==> flow/design.v <==
module estados(
    input clk,
    input reset,
    input conta,  
    input pausa, 
    input para,
	 input limite,
    output reg [2:0] estado,
    output reg contando,
    output reg enable
);
parameter inicio = 0, contar = 1, pausar = 2, parar = 3;
reg [2:0] estado_atual = inicio;
reg [2:0] estado_anterior = inicio;
reg conta_reg, pausa_reg, para_reg; 
wire conta_ativo = !conta_reg && conta;
wire pausa_ativo = !pausa_reg && pausa;
wire para_ativo = !para_reg && para;
always @(posedge clk or negedge reset) begin
    if (!reset) begin 
        estado_atual <= inicio;
        contando <= 0;
        enable <= 1;
        conta_reg <= 1; 
        pausa_reg <= 1; 
        para_reg <= 1;  
    end 
	 else if (limite) begin  
		  estado_atual <= inicio;
        contando <= 0;
        enable <= 1;
        conta_reg <= 1; 
        pausa_reg <= 1; 
        para_reg <= 1;  
	 end
	 else begin
        conta_reg <= conta;
        pausa_reg <= pausa;
        para_reg <= para;
        case (estado_atual)
            inicio: begin
                if (conta_ativo) begin 
                    estado_atual <= contar;
                    contando <= 1;
                    enable <= 1;
                end
            end
            contar: begin
                if (!reset) begin
                    estado_atual <= inicio;
                    contando <= 0;
                    enable <= 1;
                end else if (pausa_ativo) begin
                    estado_atual <= pausar;
                    contando <= 1;
                    enable <= 0;
                end else if (para_ativo) begin 
                    estado_atual <= parar;
                    contando <= 0;
                    enable <= 1;
                end
            end
            pausar: begin
                if (!reset) begin
                    estado_atual <= inicio;
                    contando <= 0;
                    enable <= 1;
                end else if (conta_ativo) begin 
                    estado_atual <= contar;
                    contando <= 1;
                    enable <= 1;
                end else if (para_ativo) begin 
                    estado_atual <= parar;
                    contando <= 0;
                    enable <= 1;
                end
            end
            parar: begin
                if (!reset) begin
                    estado_atual <= inicio;
                    contando <= 0;
                    enable <= 1;
                end else if (conta_ativo) begin 
                    estado_atual <= contar;
                    contando <= 1;
                    enable <= 1;
                end
            end
        endcase
    end
end
always @(posedge clk or negedge reset) begin
    if (!reset) begin
        estado <= inicio;
    end else begin
        estado <= estado_atual;
    end
end
endmodule
# [Tool chain data of estados]
# What the tools print for estados, step after step.
# Lines are those of the file above, counted from 1.
# Library cell names are shortened.
# The mark n/a stands for no value.
[setup] top_module="estados" clk_port="clk" library="sky130hd" corner="tt_025C_1v80"

# [Word level]
# Source: Yosys, flattened and elaborated, memories not mapped. Widths are those after wreduce. Registers that Yosys merges into a memory's read port (data or address) are not register bits. Print and check cells do not count. Equal cells are merged and count once.
[op_classes] n_mux=30 reduce_logical=8 equal=3
[op_table] op="3-bit two-way mux" count=8
[op_table] op="1-bit two-way mux" count=19
[op_table] op="3-bit parallel mux with 4-bit select" count=1
[op_table] op="1-bit parallel mux with 4-bit select" count=2
[op_table] op="3-bit by 2-bit equality test with 1-bit output (second input constant)" count=2
[op_table] op="5-bit nonzero test" count=1
[op_table] op="1-bit logical AND" count=3
[op_table] op="1-bit logical NOT" count=3
[op_table] op="3-bit by 1-bit equality test with 1-bit output (second input constant)" count=1
[op_table] op="3-bit logical NOT" count=1
[word_totals] in_bits=6 out_inout_bits=5 word_cells=48 register_bits=11

# [Logic depth]
# Yosys ltp: most cells in a row. Word level: on the elaborated netlist, between registers, memories and ports. Mapped: between sequential cells and ports; inverters and the memories' decode and read muxes count.
[logic_depth] word_depth=7 ABC_AREA=1 mapped_depth=10 depth_no_buf=10

# [Netlist]
# The flow's flattened synthesis, as Yosys stat reports it; memories are mapped. The netlist is that of the ABC_AREA named above (0 if unset); the other value can give another one.
# The area totals of this step are shown rounded.
[by_type] cell_type="dfrtp_1" count=7 type_area_um2=175.168
[by_type] cell_type="nand2_1" count=37 type_area_um2=138.883
[by_type] cell_type="dfstp_2" count=4 type_area_um2=105.101
[by_type] cell_type="inv_1" count=14 type_area_um2=52.55
[by_type] cell_type="nor2_1" count=9 type_area_um2=33.782
[by_type] cell_type="nand3_1" count=4 type_area_um2=20.019
[by_type] cell_type="a21oi_1" count=3 type_area_um2=15.014
[by_type] cell_type="or2_2" count=2 type_area_um2=12.512
[by_type] cell_type="o21ai_0" count=2 type_area_um2=10.01
[by_type] cell_type="o21ai_2" count=1 type_area_um2=8.758
[by_type] cell_type="nor3b_1" count=1 type_area_um2=7.507
[by_type] cell_type="nand4_1" count=1 type_area_um2=6.256
[by_type] cell_type="nor2_2" count=1 type_area_um2=6.256
[by_type] cell_type="nor3_1" count=1 type_area_um2=5.005
[by_type] cell_type="o21ai_1" count=1 type_area_um2=5.005
[by_type] cell_type="inv_2" count=1 type_area_um2=3.754
[synth_totals] cells=89 ffs=11 yosys_area_mm2=0.00061 buffers=0 seq_area_mm2=0.00028

# [Timing after synthesis]
# Path of least setup slack by OpenSTA after synthesis, without wires, with an ideal clock, recovery checks aside; 20% of the period is set as input and as output delay. Where synthesis merged equal registers, the netlist keeps one of their names.
[synth_timing] path_kind="register to register" startpoint="register conta_reg" endpoint="register contando" stages=10 t_arrival_ns=0.967 t_required_ns=2.004 slack_ns=1.036 delay_ns=1.083 setup_time_ns=0.116 clock_period_ns=2.12 n_path_buf=0 launch_ns=0.000 period_less_setup_slack_ns=1.084
# "delay_ns" is the arrival time less input delay plus setup time.
# "stages" counts driving pins, that of a launching flip-flop among them; a cell with two outputs on the path counts twice.
# "period_less_setup_slack_ns" is the clock period less the worst setup slack; recovery checks do not enter. This is arithmetic on one report: input and output delays are still those of the set period (20% each).
# Between the ends stands the longest chain of elaborated cells between them, by number of cells; it is not shown to be the way that was timed. Of several equally long chains one is given.
# A line is the first line of the expression or statement that the cell stems from. Yosys adds cells for indexed reads and writes and turns some case tables into memories.
# A register here has more assigning lines than the two given.
[synth_between] path_cell_list="dfstp_2 > inv_1 > nand2_1 > nand3_1 > nand2_1 > nand2_1 > nand2_1 > nand2_1 > nand2_1 > nand2_1" elab_chain_cells=6 cells_between=8 cone_classes="6 x mux; 2 x reduce/logical"
[synth_lines] element="start, declared" line_no=15 source="reg conta_reg, pausa_reg, para_reg;"
[synth_lines] element="start, assigned" line_no=24 source="conta_reg <= 1;"
[synth_lines] element="start, assigned" line_no=37 source="conta_reg <= conta;"
[synth_lines] element="1-bit logical NOT" line_no=16 source="wire conta_ativo = !conta_reg && conta;"
[synth_lines] element="1-bit logical AND" line_no=16
[synth_lines] element="1-bit two-way mux" line_no=83 source="end else if (conta_ativo) begin"
[synth_lines] element="1-bit two-way mux" line_no=79 source="if (!reset) begin"
[synth_lines] element="1-bit parallel mux with 4-bit select" line_no=40 source="case (estado_atual)"
[synth_lines] element="1-bit two-way mux" line_no=28 source="else if (limite) begin"
[synth_lines] element="end, assigned" line_no=22 source="contando <= 0;"
[synth_lines] element="end, assigned" line_no=30 source="contando <= 0;"
[synth_lines] element="end, declared" line_no=9 source="output reg contando,"

# [Worst path after layout]
# Path of least setup slack in the final report of run 1 (OpenROAD, finished layout, wires in). Where an end is a register, its clock arrival counts in the times.
[layout_timing] path_kind="register to register" startpoint="register estado_atual[1]" endpoint="register contando" setup_time_ns=0.05 slack_ns=-0.13 n_path_buf=1 t_required_ns=1.28 t_arrival_ns=1.41 clock_period_ns=1.05 stages=7 launch_ns=0.29
# Between the ends stands the longest chain of elaborated cells between them, by number of cells; it is not shown to be the way that was timed. Of several equally long chains one is given.
# A register here has more assigning lines than the two given.
[layout_between] path_cell_list="dfrtp_2 > o21ai_4 > inv_1 > buf_4 > nand2_1 > nand2_1 > nand2_1" elab_chain_cells=3 cells_between=7 lines_between=2 cone_classes="3 x eq/ne; 2 x mux; 2 x reduce/logical"
[layout_lines] element="start, declared" line_no=13 source="reg [2:0] estado_atual = inicio;"
[layout_lines] element="start, assigned" line_no=21 source="estado_atual <= inicio;"
[layout_lines] element="start, assigned" line_no=29 source="estado_atual <= inicio;"
[layout_lines] element="3-bit by 2-bit equality test with 1-bit output" line_no=40 source="case (estado_atual)"
[layout_lines] element="1-bit parallel mux with 4-bit select" line_no=40
[layout_lines] element="1-bit two-way mux" line_no=28 source="else if (limite) begin"
[layout_lines] element="end, assigned" line_no=22 source="contando <= 0;"
[layout_lines] element="end, assigned" line_no=30 source="contando <= 0;"
[layout_lines] element="end, declared" line_no=9 source="output reg contando,"

estados through Yosys and OpenROAD on sky130hd: 2 stored runs, unordered, with their settings and measured results. The constraints put input and output delay at 20% of the set period each and load the outputs with 0.01 pF.
"achievedPeriod_ns": clock period set for the run, less the worst setup slack. It is reckoned from that one timing run; input and output delays stay at 20% of the period that was set.
"worst_path_ns" is the time allowed to the run's worst setup path (the clock period less input and output delay, where it has them) less its slack. Clock arrival times count: a late capture clock shortens it, a late launch clock lengthens it.
"power_total_uw" is the tool's figure for a default switching activity; nothing was simulated.
Values from the reports are rounded here.

[flow] run 1: files
==> flow/run.sh <==
#!/bin/bash
# the make line also repeats the synthesis and layout settings of config.mk as NAME=value (left out here)
make -C /OpenROAD-flow-scripts/flow DESIGN_CONFIG=/design/flow/config.mk WORK_HOME=/design/flow/orfs CLKGATE_MAP_FILE= finish
==> flow/config.mk <==
export PLATFORM = sky130hd
export DESIGN_NAME = estados
export DESIGN_NICKNAME = estados
export VERILOG_FILES = /design/flow/design.v
export SDC_FILE = /design/flow/constraint.sdc
export NUM_CORES = 4
export LEC_CHECK = 0
export ABC_AREA = 1
export CAP_MARGIN = 15
export CORE_ASPECT_RATIO = 0.81
export CORE_MARGIN = 2
export CORE_UTILIZATION = 30
export CTS_CLUSTER_SIZE = 73
export GPL_TIMING_DRIVEN = 1
export MIN_ROUTING_LAYER = met2
export PLACE_DENSITY_LB_ADDON = 0.14
export SETUP_SLACK_MARGIN = 0.09
export SLEW_MARGIN = 20
==> flow/constraint.sdc <==
create_clock -name core_clock -period 1.05 [get_ports {clk}]
set_input_delay 0.2100 -clock core_clock [delete_from_list [all_inputs] [get_ports {clk}]]
set_output_delay 0.2100 -clock core_clock [all_outputs]
set_load 0.01 [all_outputs]

[flow] run 1: metrics
[metrics] synth_area_mm2 = 0.00061
[metrics] design.die.area_mm2 = 0.0024
[metrics] final_stdcell_area_mm2 = 0.00095
[metrics] utilization_frac = 0.51
[metrics] worst_setup_slack_ns = -0.13
[metrics] timing.setup.tns_ns = -0.55
[metrics] power_total_uw = 970
[metrics] achievedPeriod_ns = 1.177
[metrics] worst_path_ns = 1.18
[metrics] critical_path_kind = register to register

[flow] run 2: files
==> flow/run.sh <==
#!/bin/bash
# the make line also repeats the synthesis and layout settings of config.mk as NAME=value (left out here)
make -C /OpenROAD-flow-scripts/flow DESIGN_CONFIG=/design/flow/config.mk WORK_HOME=/design/flow/orfs CLKGATE_MAP_FILE= finish
==> flow/config.mk <==
export PLATFORM = sky130hd
export DESIGN_NAME = estados
export DESIGN_NICKNAME = estados
export VERILOG_FILES = /design/flow/design.v
export SDC_FILE = /design/flow/constraint.sdc
export NUM_CORES = 4
export LEC_CHECK = 0
export CAP_MARGIN = 20
export CELL_PAD_IN_SITES_DETAIL_PLACEMENT = 1
export CORE_ASPECT_RATIO = 1.22
export CORE_MARGIN = 2
export CORE_UTILIZATION = 43
export CTS_CLUSTER_DIAMETER = 31
export GPL_TIMING_DRIVEN = 1
export MAX_ROUTING_LAYER = met4
export MIN_ROUTING_LAYER = met1
export PLACE_DENSITY_LB_ADDON = 0.19
export SLEW_MARGIN = 20
==> flow/constraint.sdc <==
create_clock -name core_clock -period 1.63 [get_ports {clk}]
set_input_delay 0.3260 -clock core_clock [delete_from_list [all_inputs] [get_ports {clk}]]
set_output_delay 0.3260 -clock core_clock [all_outputs]
set_load 0.01 [all_outputs]

[flow] run 2: metrics
[metrics] synth_area_mm2 = 0.00056
[metrics] design.die.area_mm2 = 0.0016
[metrics] final_stdcell_area_mm2 = 0.00074
[metrics] utilization_frac = 0.61
[metrics] worst_setup_slack_ns = 0.11
[metrics] timing.setup.tns_ns = 0.000
[metrics] power_total_uw = 580
[metrics] achievedPeriod_ns = 1.518
[metrics] worst_path_ns = 1.19
[metrics] critical_path_kind = input to register
