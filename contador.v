==> flow/design.v <==
module contador (
    input clk,
	 input reset,
	 input contando,
	 output reg limite,  
    output reg [9:0] cont_seg,  
    output reg [3:0] cont_dec  
);
reg [31:0] cont_clk = 0;  
parameter segundo = 50000000;  
parameter decimo = segundo / 10;
initial begin 
    cont_seg = 10'd0;
    cont_dec = 4'd0;
	 limite = 1'b0;
end
always @(posedge clk or negedge reset) begin
    if (!reset) begin
        cont_clk <= 32'd0;
        cont_seg <= 10'd0;
        cont_dec <= 4'd0;
    end else begin 
        if (contando) begin
				limite = 0;
            cont_clk <= cont_clk + 1;
            if (cont_clk == decimo) begin
                cont_clk <= 1;
                if (cont_dec < 4'd9) begin  
                    cont_dec <= cont_dec + 1;  
                end else begin 
                    cont_dec <= 4'd0;  
                    if (cont_seg < 10'd999) begin  
                        cont_seg <= cont_seg + 1;  
                    end else begin
                        cont_seg <= 10'd0;  
								limite = 1;
						  end
                end
            end
        end
    end
end
endmodule
* Reports on contador *
Tool output for the design above, in the order of the flow.
Lines are those of the file above, counted from 1.
Library cell names are shortened.
Not given: -

design
  top module = contador
  clock input = clk
  standard-cell library = sky130hd
  library corner = tt_025C_1v80

* Word-level counts *
Counts by Yosys on the flattened word-level netlist (proc, flatten, opt, wreduce; memories kept). Register bits leave out memories and registers merged into their read ports (data or address); mux counts leave out enables and synchronous resets folded into registers. Print and check cells are left out. Cells with the same type and inputs are merged into one.

word-level totals
  bits in registers = 47
  bits in latches = 0
  RAM bits = 0
  memory bits (read-only) = 0
  word width x clocked read ports = 0
  memory cells = 0
  output and inout port bits = 15
  elaborated cells = 20

operators by class
  add/sub/neg operators = 3
  multipliers = 0
  divide/modulo/power cells = 0
  order comparisons = 2
  equality and inequality tests = 1
  shifts and indexed selects = 0
  muxes and demuxes = 4
  bitwise operators = 2
  reduce/logical cells = 4

operators by type and width
  kind                                            number
  adder 32 x 1 -> 32 bit with constant B          1
  equality test 32 x 23 -> 1 bit with constant B  1
  two-way mux 32 bit                              1
  adder 10 x 1 -> 10 bit with constant B          1
  less-than comparator 10 bit with constant B     1
  two-way mux 10 bit                              1
  AND reduction 2 bit                             2
  adder 4 x 1 -> 4 bit with constant B            1
  less-than comparator 4 bit with constant B      1
  two-way mux 4 bit                               1
  AND reduction 3 bit                             1
  inverter 1 bit                                  2
  OR reduction 2 bit                              1
  two-way mux 1 bit                               1

* Longest topological paths *
Longest topological path by Yosys (ltp), each cell counted once; first at word level (registers and memories cut), then after technology mapping (sequential cells cut; the memories' decode and read muxes count).

depth
  word-level depth = 3
  ABC_AREA = 0
  mapped depth = 8
  mapped depth without buffers = 7

* Mapped cells and area *
Source: synth_stat.txt of the flow (Yosys; design flattened, memories mapped). It holds for the ABC_AREA given above (unset counts as 0); a run with the other value may have another netlist.

cell types
  type      number
  dfrtp_1   46
  xnor2_1   16
  xor2_1    12
  nand3_1   17
  o21ai_0   16
  nand2_1   19
  nor2_1    19
  ha_1      5
  and4_1    7
  nand4_1   9
  nor4b_2   3
  inv_1     11
  nor3_1    7
  edfxtp_1  1
  a21oi_1   5
  nor4_2    2
  nor4b_4   1
  nor4_4    1

Other cell types: 23; their cells: 37.

synthesis totals
  mapped cells = 234
  synthesis area = 2392.3 um^2
  sequential area = 1181.1 um^2
  flip-flops = 47
  buffers = 3

* Worst setup path after synthesis *
Source: OpenSTA report_checks on the synthesized netlist (no wires, ideal clock, input and output delay 20% of the period each), path of least setup slack; recovery checks are left aside. Register names are those of the netlist, which keeps one name where synthesis merged equal registers.

timing post-synthesis
  kind = register to register
  start = register cont_clk[0]
  end = register cont_seg[6]
  period = 3.03 ns
  setup time = 0.064 ns
  time at the first pin = 0.000 ns
  arrival time = 1.956 ns
  data required time = 2.966 ns
  path slack = 1.010 ns
  delay of the path = 2.020 ns
  driving pins on the path = 9
  buffers on the path = 1
  period reached after synthesis = 2.02 ns

"delay of the path" is the arrival time less input delay plus setup time.
"driving pins on the path": output pins that drive a net of the path, with the launching flip-flop's if there is one; two outputs of one cell count as two.
"period reached after synthesis" is the clock period less the worst setup slack; recovery checks do not enter. This is arithmetic on one report: input and output delays are still those of the set period (20% each).
Between the ends stands the longest chain of elaborated cells between them, by number of cells; it is not shown to be the way that was timed. Of several equally long chains one is given.
Each line given opens the expression or statement behind the cell; cells for indexed reads and writes are added by Yosys, which also makes memories of some case tables.
At most two assigning lines are given for a register; there are more.

between the ends, post-synthesis
  cells stage by stage = dfrtp_1 > inv_1 > ha_1 > nor4b_2 > nand4_2 > or4_1 > buf_2 > nor4b_2 > a21o_1
  length of the longest elaborated chain = 2

ends and longest elaborated chain, post-synthesis
  what                            line  RTL
  start: declaration              9     reg [31:0] cont_clk = 0;
  start: assignment               19    cont_clk <= 32'd0;
  start: assignment               25    cont_clk <= cont_clk + 1;
  equality test 32 x 23 -> 1 bit  26    if (cont_clk == decimo) begin
  AND reduction 3 bit             -
  end: assignment                 20    cont_seg <= 10'd0;
  end: assignment                 33    cont_seg <= cont_seg + 1;
  end: declaration                6     output reg [9:0] cont_seg,

* Worst path after layout *
From the final timing report of run 1: the path of least setup slack in the routed layout; clock arrival at registers is part of the times.

timing after layout
  kind = register to register
  start = register cont_clk[0]
  end = register cont_seg[2]
  period = 2.11 ns
  setup time = 0.11 ns
  time at the first pin = 0.30 ns
  arrival time = 2.21 ns
  data required time = 2.30 ns
  path slack = 0.09 ns
  driving pins on the path = 8
  buffers on the path = 0

Between the ends stands the longest chain of elaborated cells between them, by number of cells; it is not shown to be the way that was timed. Of several equally long chains one is given.
At most two assigning lines are given for a register; there are more.

between the ends, after layout
  cells stage by stage = dfrtp_1 > inv_1 > ha_1 > nor4b_4 > nand4_2 > or4_4 > o21ai_0 > o21ai_1
  length of the longest elaborated chain = 2

ends and longest elaborated chain, after layout
  what                            line  RTL
  start: declaration              9     reg [31:0] cont_clk = 0;
  start: assignment               19    cont_clk <= 32'd0;
  start: assignment               25    cont_clk <= cont_clk + 1;
  equality test 32 x 23 -> 1 bit  26    if (cont_clk == decimo) begin
  AND reduction 3 bit             -
  end: assignment                 20    cont_seg <= 10'd0;
  end: assignment                 33    cont_seg <= cont_seg + 1;
  end: declaration                6     output reg [9:0] cont_seg,

Memo
Re: implementation data of contador

2 stored runs of contador in the flow (synthesis by Yosys, layout by OpenROAD, sky130hd cells), in arbitrary order. Constraints: input delay and output delay 20% of the set period each, output load 0.01 pF.
By "period achieved" is meant the clock period of the run minus its worst setup slack. This is arithmetic on one report: input and output delays are still those of the set period (20% each).
"critical path time" means the part of the period allowed to the worst setup path (the constraints hold back 20% at inputs and 20% at outputs) less its slack; where the path has registers, the arrival times of their clocks count too.
"total design power": no workload was simulated; the value follows from the tool's default switching activity.
Settings: -- = not set for that run.

name                                    run 1                 run 2
period_ns                               2.11                  1.65
SETUP_SLACK_MARGIN                      -0.04                 0.36
CAP_MARGIN                              20                    20
CORE_MARGIN                             2                     2
CORE_UTILIZATION                        40                    20
SLEW_MARGIN                             20                    10
PLACE_DENSITY                           --                    0.79
CELL_PAD_IN_SITES_DETAIL_PLACEMENT      --                    0
TNS_END_PERCENT                         --                    40
GPL_ROUTABILITY_DRIVEN                  --                    1
Yosys chip area after synthesis (um^2)  2392.3                2392.3
area inside the die boundary (um^2)     6615.4                12852.8
standard-cell area after layout (um^2)  3030.4                3811.2
utilization of the finished layout (%)  51.8                  33.0
setup slack of the worst path (ns)      0.093                 -0.361
setup total negative slack (ns)         0.000                 -7.023
total design power (uW)                 1770                  3055
period achieved (ns)                    2.017                 2.011
critical path time (ns)                 2.02                  2.01
worst setup path type                   register to register  register to register
